==> flow/design.v <==
module PC ( PC , Jump , Clk , PCSrc , Instr15_0 , Instr25_0);
input Jump , PCSrc , Clk ;
input [15:0]Instr15_0;
input [25:0]Instr25_0;
output reg [31:0]PC;
reg [31:0]SigImm;
reg [31:0]PCPlus4;
reg [31:0]PCBranch;
reg [27:0]Instr25_0Shifted;
reg [31:0]PCJump;
reg [31:0]PCDash;
always @ (posedge Clk)
begin 
PCPlus4 <= PC + 4;
SigImm[15:0] <= Instr15_0;
SigImm[31:16] <= {16{Instr15_0[15]}};
SigImm<=SigImm<<2;
PCBranch<=SigImm+PCPlus4;
Instr25_0Shifted<=Instr25_0<<2;
PCJump[27:0]<=Instr25_0Shifted[27:0];
PCJump[31:28]<=PCPlus4[31:28];
if (Jump==1)
	PCDash<=PCJump;
else if(Jump==0)
	begin
	if (PCSrc==0)
		PCDash<=PCPlus4;
	else if (PCSrc==1)
		PCDash<=PCBranch;
	else 
		PCDash<=8'hxxxxxxxx;
	end
else
	PCDash<=8'hxxxxxxxx;
PC<=PCDash;
end 
endmodule
From RTL to reports: PC
The steps from the RTL of PC to its reports follow in flow order.
Lines are those of the file above, counted from 1.
{"block": "setup", "design": "PC", "clock": "Clk", "cell_library": "sky130hd", "pvt_corner": "tt_025C_1v80"}

Word level
Source: Yosys, flattened and elaborated, memories not mapped. Widths are those after wreduce. Registers that Yosys merges into a memory's read port (data or address) are not register bits. Print and check cells do not count. Equal cells are merged and count once.
{"block": "op_classes", "mux": 2, "addsub": 1}
{"block": "ops", "operator": "two-way mux 32 bit", "n": 2}
{"block": "ops", "operator": "adder 32 x 3 -> 32 bit with constant B", "n": 1}
{"block": "bits", "ff_bits": 184, "input_bits": 45, "out_inout_bits": 32}

Logic depth
Depth = most cells in a row (Yosys ltp): at word level without a register or memory, in the mapped netlist without a sequential cell, where the memories' decode and read muxes count.
{"block": "logic_depth", "word_depth": 2, "abc_area": 1, "ltp_mapped": 8}

After synthesis
Source: synth_stat.txt of the flow (Yosys; design flattened, memories mapped). It holds for the ABC_AREA given above (unset counts as 0); a run with the other value may have another netlist.
{"block": "types", "cell_type": "sky130_fd_sc_hd__dfxtp_1", "n": 180}
{"block": "types", "cell_type": "sky130_fd_sc_hd__nand2_1", "n": 103}
{"block": "types", "cell_type": "sky130_fd_sc_hd__a21oi_1", "n": 52}
{"block": "types", "cell_type": "sky130_fd_sc_hd__nor2_1", "n": 59}
{"block": "types", "cell_type": "sky130_fd_sc_hd__xor2_1", "n": 9}
{"block": "types", "cell_type": "sky130_fd_sc_hd__inv_1", "n": 16}
{"block": "types", "cell_type": "sky130_fd_sc_hd__nor2_8", "n": 3}
{"block": "types", "cell_type": "sky130_fd_sc_hd__nand3b_1", "n": 7}
{"block": "types", "cell_type": "sky130_fd_sc_hd__mux2_2", "n": 4}
{"block": "types", "cell_type": "sky130_fd_sc_hd__nor2_4", "n": 4}
{"block": "types", "cell_type": "sky130_fd_sc_hd__xnor2_1", "n": 5}
{"block": "types", "cell_type": "sky130_fd_sc_hd__buf_2", "n": 7}
{"block": "types", "cell_type": "sky130_fd_sc_hd__nand3_1", "n": 7}
{"block": "types", "cell_type": "sky130_fd_sc_hd__nand2_2", "n": 5}
{"block": "types", "cell_type": "sky130_fd_sc_hd__nor2_2", "n": 4}
{"block": "types", "cell_type": "sky130_fd_sc_hd__nand2_8", "n": 1}
{"block": "types", "cell_type": "sky130_fd_sc_hd__xor2_2", "n": 1}
{"block": "types", "cell_type": "sky130_fd_sc_hd__o21ai_0", "n": 3}
Other cell types: 5; their cells: 9.
{"block": "mapped", "flip_flops": 180, "cell_count": 479, "buf_cells": 10, "synth_area_um2": 5089.9}

Timing after synthesis
Path of least setup slack by OpenSTA after synthesis, without wires, with an ideal clock, recovery checks aside; 20% of the period is set as input and as output delay. Where synthesis merged equal registers, the netlist keeps one of their names.
{"block": "synth_timing", "kind": "register to register", "from": "register PC[3]", "to": "register PCPlus4[26]", "tclk_ps": 2070, "setup_slack_ps": 753, "launch_ps": 0, "arrival_ps": 1205, "driving_pins": 9, "setup_time_ps": 112, "path_delay_ps": 1317, "period_less_setup_slack_ps": 1317}
"path_delay_ps" is the arrival time less input delay plus setup time.
"driving_pins": output pins that drive a net of the path, with the launching flip-flop's if there is one; two outputs of one cell count as two.
"period_less_setup_slack_ps" is the clock period less the worst setup slack; recovery checks do not enter. This is arithmetic on one report: input and output delays are still those of the set period (20% each).
The rows between start and end are the longest chain of elaborated cells between them; the timing report does not say that the signal goes this way. Where chains are equally long, one stands for them.
Each line given opens the expression or statement behind the cell; cells for indexed reads and writes are added by Yosys, which also makes memories of some case tables.
{"block": "synth_between", "path_cell_list": "sky130_fd_sc_hd__dfxtp_1 > sky130_fd_sc_hd__ha_1 > sky130_fd_sc_hd__nand2_1 > sky130_fd_sc_hd__nor2_4 > sky130_fd_sc_hd__nand2_2 > sky130_fd_sc_hd__nor2_2 > sky130_fd_sc_hd__nand2_1 > sky130_fd_sc_hd__nand2_1 > sky130_fd_sc_hd__nand2_1", "elab_chain_len": 1, "cone_cells": 1, "lines_between": 1, "cone_classes": "add/sub: 1"}
{"block": "synth_rtl", "item": "start, declared", "line": 5, "rtl": "output reg [31:0]PC;"}
{"block": "synth_rtl", "item": "start, assigned", "line": 35, "rtl": "PC<=PCDash;"}
{"block": "synth_rtl", "item": "adder 32 x 3 -> 32 bit", "line": 14, "rtl": "PCPlus4 <= PC + 4;"}
{"block": "synth_rtl", "item": "end, assigned", "line": 14}
{"block": "synth_rtl", "item": "end, declared", "line": 7, "rtl": "reg [31:0]PCPlus4;"}

Worst path after layout
From the final timing report of entry A: the path of least setup slack in the routed layout; clock arrival at registers is part of the times.
The path's times are printed in steps of 10 ps; the period is the one set.
{"block": "layout_timing", "kind": "register to output", "from": "register PC[14]", "to": "output PC[14]", "driving_pins": 2, "setup_slack_ps": 40, "launch_ps": 520, "arrival_ps": 1530, "tclk_ps": 1960}
{"block": "layout_between", "path_cell_list": "sky130_fd_sc_hd__dfxtp_1 > sky130_fd_sc_hd__clkdlybuf4s50_1", "elab_chain_len": 0, "cone_cells": 0, "lines_between": 0}
{"block": "layout_rtl", "item": "start, declared", "line": 5, "rtl": "output reg [31:0]PC;"}
{"block": "layout_rtl", "item": "start, assigned", "line": 35, "rtl": "PC<=PCDash;"}
{"block": "layout_rtl", "item": "end, declared", "line": 5}

==> runs of PC <==
PC through Yosys and OpenROAD on sky130hd: 2 stored runs, unordered, with their settings and measured results. The constraints put input and output delay at 20% of the set period each and load the outputs with 0.01 pF.
By "worst_path_allowed_less_slack_ps" is meant the share of the clock period that the worst setup path is allowed (20% is reserved at inputs, 20% at outputs), minus its slack. Clock arrival times at its registers enter into it.
"power_uw" is the tool's figure for a default switching activity; nothing was simulated.
"worst_path_allowed_less_slack_ps" is given in steps of 10 ps.

{"run": "entry A", "settings": { "period_ns": 1.96, "CORE_UTILIZATION": 63, "PLACE_DENSITY": 0.62, "CELL_PAD_IN_SITES_GLOBAL_PLACEMENT": 1, "ABC_AREA": 1, "CTS_CLUSTER_DIAMETER": 332, "CAP_MARGIN": 15, "MAX_ROUTING_LAYER": "met5", "CORE_MARGIN": 2, "SLEW_MARGIN": 20 }, "results": { "tns_setup_ps": 0, "layout_stdcell_area_um2": 6396.1, "power_uw": 7940, "post_route_util_pct": 82.3, "yosys.chip_area_um2": 5089.9, "worst_setup_slack_ps": 42, "die_area_um2": 8814.4, "worst_path_allowed_less_slack_ps": 1530, "timing.worst_path_kind": "register to output" }}
{"run": "entry B", "settings": { "period_ns": 0.896, "CORE_UTILIZATION": 16, "SETUP_SLACK_MARGIN": 0.07, "PLACE_DENSITY_LB_ADDON": 0.05, "HOLD_SLACK_MARGIN": 0.06, "CORE_ASPECT_RATIO": 1.74, "CORE_MARGIN": 10, "CELL_PAD_IN_SITES_GLOBAL_PLACEMENT": 3, "GPL_ROUTABILITY_DRIVEN": 1, "CAP_MARGIN": 10, "SLEW_MARGIN": 0 }, "results": { "yosys.chip_area_um2": 4777.1, "worst_setup_slack_ps": -503, "worst_path_allowed_less_slack_ps": 1400, "timing.worst_path_kind": "register to register", "die_area_um2": 37434.2, "power_uw": 17994, "layout_stdcell_area_um2": 7626.1, "tns_setup_ps": -19487, "post_route_util_pct": 25.9 }}
